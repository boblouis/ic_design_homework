==> flow/design.v <==
module TLS(clk, reset, Set, Stop, Jump, Gin, Yin, Rin, Gout, Yout, Rout);
input           clk;
input           reset;
input           Set;
input           Stop;
input           Jump;
input     [3:0] Gin;
input     [3:0] Yin;
input     [3:0] Rin;
output reg      Gout;
output reg      Yout;
output reg      Rout;
reg [2:0]state, next_state;
reg cnt_rst;
reg [4:0]cnt;
reg [3:0]g_t;
reg [3:0]y_t;
reg [3:0]r_t;
reg [12:0]i;
parameter IDLE  = 3'd0;
parameter GREEN = 3'd1;
parameter YELLOW= 3'd2;
parameter RED   = 3'd3;
always @(posedge clk or posedge reset) begin
    if(reset) i <= 1;
    else i <= i + 1;
end
always @(posedge clk or posedge reset) begin
    if(reset) state <= IDLE;
    else if (!Stop)state <= next_state;
end
always @(*) begin
    if(Set)begin
        next_state = GREEN;
    end
    else if(Jump)begin
        next_state = RED;
    end
    else begin
        case (state)
            IDLE:begin
                if(Set == 1) next_state = GREEN;
                else next_state = IDLE;
            end 
            GREEN:begin
                if(cnt == g_t -1  && !Stop) 
                    next_state = YELLOW;
                else next_state = GREEN;
            end
            YELLOW:begin
                if(cnt == y_t -1  && !Stop) next_state = RED;
                else next_state = YELLOW;
            end
            RED:begin
                if(cnt == r_t -1  && !Stop) next_state = GREEN;
                else next_state = RED;
            end
            default: next_state = IDLE;
        endcase
    end
end
always @(posedge clk or posedge reset) begin
    if(reset) begin
        cnt <= 0;
    end
    else begin
        case (state)
            IDLE:begin
                cnt <= 0;
            end 
            GREEN:begin
                if(cnt >= g_t -1 && !Stop) cnt <= 0;
                else if (Jump) cnt <= 0;
                else if(!Stop)cnt <= cnt + 1;
            end
            YELLOW:begin
                if(cnt >= y_t-1 && !Stop) cnt <= 0;
                else if (Jump) cnt <= 0;
                else if(!Stop)cnt <= cnt + 1;
            end
            RED:begin
                if(cnt >= r_t-1 && !Stop) cnt <= 0;
                else if (Jump) cnt <= 0;
                else if(!Stop)cnt <= cnt + 1;
            end
            default: cnt <= cnt;
        endcase
    end
end
always @(posedge clk or posedge reset) begin
    if(reset)begin
        g_t <= 0;
        y_t <= 0;
        r_t <= 0;
    end 
    else if(Set == 1)begin
        g_t <= Gin;
        y_t <= Yin;
        r_t <= Rin;
    end
end
always @(posedge clk) begin
    if(next_state == GREEN && !Stop)begin
        Gout <= 1;
        Yout <= 0;
        Rout <= 0;
    end
    else if(next_state == YELLOW && !Stop)begin
        Gout <= 0;
        Yout <= 1;
        Rout <= 0;
    end
    else if(next_state == RED && !Stop)begin
        Gout <= 0;
        Yout <= 0;
        Rout <= 1;
    end
end
endmodule
==> Tool chain data of TLS <==
The steps from the RTL of TLS to its reports follow in flow order.
Lines are those of the file above, counted from 1.
Operators: Yosys type, input widths -> output width; for muxes data width and select width s.
Cell names lack the library's common part.
{ "inputs": {"design": "TLS", "clk_port": "clk", "cell_library": "sky130hd", "pvt_corner": "tt_025C_1v80"} }

==> Word level <==
Counts by Yosys on the flattened word-level netlist (proc, flatten, opt, wreduce; memories kept). Register bits leave out memories and registers merged into their read ports (data or address). Print and check cells are left out. Cells with the same type and inputs are merged into one.
{ "word_totals": {"register_bits": 23} }
{ "classes": {"add_sub_neg": 4, "eq_ne": 9, "muxes": 15, "n_cmp": 3, "reduce_and_logical": 14} }
{ "ops": {"columns": ["op", "count"], "rows": [
  ["$ge 5x32->1", 3],
  ["$eq 5x32->1", 3],
  ["$mux 5", 5],
  ["$pmux 5 s4", 1],
  ["$sub 4x1->5 const B", 3],
  ["$eq 3x2->1 const B", 4],
  ["$logic_and 1x1->1", 9],
  ["$mux 2", 4],
  ["$eq 3x1->1 const B", 2],
  ["$pmux 2 s3", 1],
  ["$add 5x1->5 const B", 1],
  ["$reduce_bool 4->1", 1],
  ["$mux 1", 4],
  ["$logic_not 3->1", 1],
  ["$reduce_bool 2->1", 1],
  ["$reduce_or 2->1", 1],
  ["$logic_not 1->1", 1]
]} }

==> Longest topological paths <==
Longest topological path by Yosys (ltp), each cell counted once; first at word level (registers and memories cut), then after technology mapping (sequential cells cut; the memories' decode and read muxes count).
{ "logic_depth": {"depth_word": 11, "abc_area": 1, "ltp_mapped": 14} }

==> Synthesis result <==
The flow's flattened synthesis, as Yosys stat reports it; memories are mapped. The netlist is that of the ABC_AREA named above (0 if unset); the other value can give another one.
The area totals of this step are shown rounded.
{ "by_type": {"columns": ["cell_type", "count", "type_area_um2"], "rows": [
  ["dfrtp_1", 20, 500.48],
  ["ha_1", 16, 200.192],
  ["nand2_1", 47, 176.419],
  ["inv_1", 31, 116.362],
  ["nand3_1", 21, 105.101],
  ["o21ai_0", 15, 75.072],
  ["nor2_1", 18, 67.565],
  ["dfxtp_1", 3, 60.058],
  ["xor2_1", 5, 43.792],
  ["a21oi_1", 7, 35.034],
  ["xnor2_1", 4, 35.034],
  ["nand2_2", 5, 31.28],
  ["dfstp_2", 1, 26.275],
  ["nand3_2", 2, 20.019],
  ["nand4_1", 3, 18.768],
  ["nor2_2", 3, 18.768],
  ["o21ai_2", 2, 17.517],
  ["a31oi_1", 2, 12.512]
]} }
Other cell types: 7; their cells: 10.
{ "synth_totals": {"stdcells": 215, "ff_cells": 24, "sequential_area_um2": 586.8, "synth_area_um2": 1617} }

==> Timing after synthesis <==
Path of least setup slack by OpenSTA after synthesis, without wires, with an ideal clock, recovery checks aside; 20% of the period is set as input and as output delay. Where synthesis merged equal registers, the netlist keeps one of their names.
{ "synth_path": {"kind": "register to register", "startpoint": "register y_t[0]", "endpoint": "register cnt[4]", "setup_time_ns": 0.118, "setup_slack_ns": 0.824, "t_first_pin_ns": 0.000, "required_ns": 2.442, "path_buffers": 0, "arrival_ns": 1.619, "delay_ns": 1.737, "path_stages": 14, "tclk_ns": 2.56, "synth_period_reached_ns": 1.736} }
"delay_ns" = arrival - input delay + setup time.
"path_stages": output pins that drive a net of the path, with the launching flip-flop's if there is one; two outputs of one cell count as two.
"synth_period_reached_ns" = period - worst setup slack (recovery checks aside). The figure is calculated, with input and output delays left at 20% of the set period.
Between the ends stands the longest chain of elaborated cells between them, by number of cells; it is not shown to be the way that was timed. Of several equally long chains one is given.
Each line given opens the expression or statement behind the cell; cells for indexed reads and writes are added by Yosys, which also makes memories of some case tables.
At most two assigning lines are given for a register; there are more.
{ "synth_between": {"cell_sequence": "dfrtp_1 inv_1 ha_1 xnor2_1 ha_1 nand2_1 nor2_2 nand3_1 nand2_1 inv_1 o21ai_2 nand3_2 nand3_1 nand2_1", "elab_chain_len": 5, "cone_cells": 5, "classes_between": "1 x add/sub; 1 x compare; 2 x mux; 1 x reduce/logical"} }
{ "synth_lines": {"columns": ["element", "line_no", "source"], "rows": [
  ["from (decl)", 17, "reg [3:0]y_t;"],
  ["from (assign)", 93, "y_t <= 0;"],
  ["from (assign)", 98, "y_t <= Yin;"],
  ["$sub 4x1->5", 77, "if(cnt >= y_t-1 && !Stop) cnt <= 0;"],
  ["$ge 5x32->1", 77, null],
  ["$logic_and 1x1->1", 77, null],
  ["$mux 5", 77, null],
  ["$pmux 5 s4", 67, "case (state)"],
  ["to (assign)", 74, "else if(!Stop)cnt <= cnt + 1;"],
  ["to (assign)", 79, "else if(!Stop)cnt <= cnt + 1;"],
  ["to (decl)", 15, "reg [4:0]cnt;"]
]} }

==> Worst path after layout <==
From the final timing report of stored run 1: the path of least setup slack in the routed layout; clock arrival at registers is part of the times.
{ "layout_path": {"kind": "input to register", "startpoint": "input port Set", "endpoint": "register Yout", "setup_time_ns": 0.06, "path_stages": 8, "arrival_ns": 2.75, "path_buffers": 1, "tclk_ns": 4.78, "required_ns": 4.99, "t_first_pin_ns": 0.96, "setup_slack_ns": 2.24} }
Between the ends stands the longest chain of elaborated cells between them, by number of cells; it is not shown to be the way that was timed. Of several equally long chains one is given.
At most two assigning lines are given for a register; there are more.
{ "layout_between": {"cell_sequence": "clkdlybuf4s50_1 nor2_1 inv_1 nor2_1 nand3_2 inv_1 nand3_1 a21oi_1", "elab_chain_len": 5, "cone_cells": 10, "cone_lines": 4, "classes_between": "3 x eq/ne; 3 x mux; 4 x reduce/logical"} }
{ "layout_lines": {"columns": ["element", "line_no", "source"], "rows": [
  ["from (decl)", 4, "input           Set;"],
  ["$mux 2", 33, "if(Set)begin"],
  ["$eq 3x2->1", 113, "else if(next_state == RED && !Stop)begin"],
  ["$logic_and 1x1->1", 113, null],
  ["$mux 1", 113, null],
  ["$mux 1", 108, "else if(next_state == YELLOW && !Stop)begin"],
  ["to (assign)", 105, "Yout <= 0;"],
  ["to (assign)", 110, "Yout <= 1;"],
  ["to (decl)", 11, "output reg      Yout;"]
]} }

Wiki page: TLS / flow data

Measured data: module TLS, platform sky130hd, 2 stored runs of the flow under differing settings, order arbitrary. Input and output delays are each 20% of the period that was set; the output load is 0.01 pF.
"clock period reached" is the run's clock period less its worst setup slack. It is reckoned from that one timing run; input and output delays stay at 20% of the period that was set.
"critical path time": the worst setup path's part of the clock period (all of it between registers, 20% less for each end at a port) less its slack. A launch clock that arrives late makes it longer, a capture clock that arrives late makes it shorter.
"total power after layout": no workload was simulated; the value follows from the tool's default switching activity.
Measured values are rounded.

==> stored run 1: settings <==
{ "period_ns": 4.78, "CORE_UTILIZATION": 40, "SETUP_SLACK_MARGIN": -0.06, "CELL_PAD_IN_SITES_DETAIL_PLACEMENT": 1, "ABC_AREA": 1, "MAX_ROUTING_LAYER": "met4", "CAP_MARGIN": 20, "CORE_MARGIN": 2, "SLEW_MARGIN": 20 }
==> stored run 1: results <==
die area: 4566 µm²
post-route setup TNS: 0.000 ns
standard-cell area after routing: 1921 µm²
clock period reached: 2.537 ns
smallest hold slack: 0.446 ns
cell area after synthesis: 1617 µm²
critical path time: 1.58 ns
worst path kind: input to register
worst setup slack after layout: 2.243 ns
total power after layout: 0.0005643 W
post-layout utilization: 0.487

==> stored run 2: settings <==
{ "period_ns": 3.67, "CORE_UTILIZATION": 45, "SETUP_SLACK_MARGIN": 0.94, "PLACE_DENSITY_LB_ADDON": 0.23, "CORE_MARGIN": 10, "CELL_PAD_IN_SITES_DETAIL_PLACEMENT": 2, "TNS_END_PERCENT": 55, "CTS_CLUSTER_SIZE": 90, "CTS_CLUSTER_DIAMETER": 148, "SLEW_MARGIN": 0, "MIN_ROUTING_LAYER": "met2", "MAX_ROUTING_LAYER": "met4", "CAP_MARGIN": 20 }
==> stored run 2: results <==
unfinished; error DPL-0033 in routing
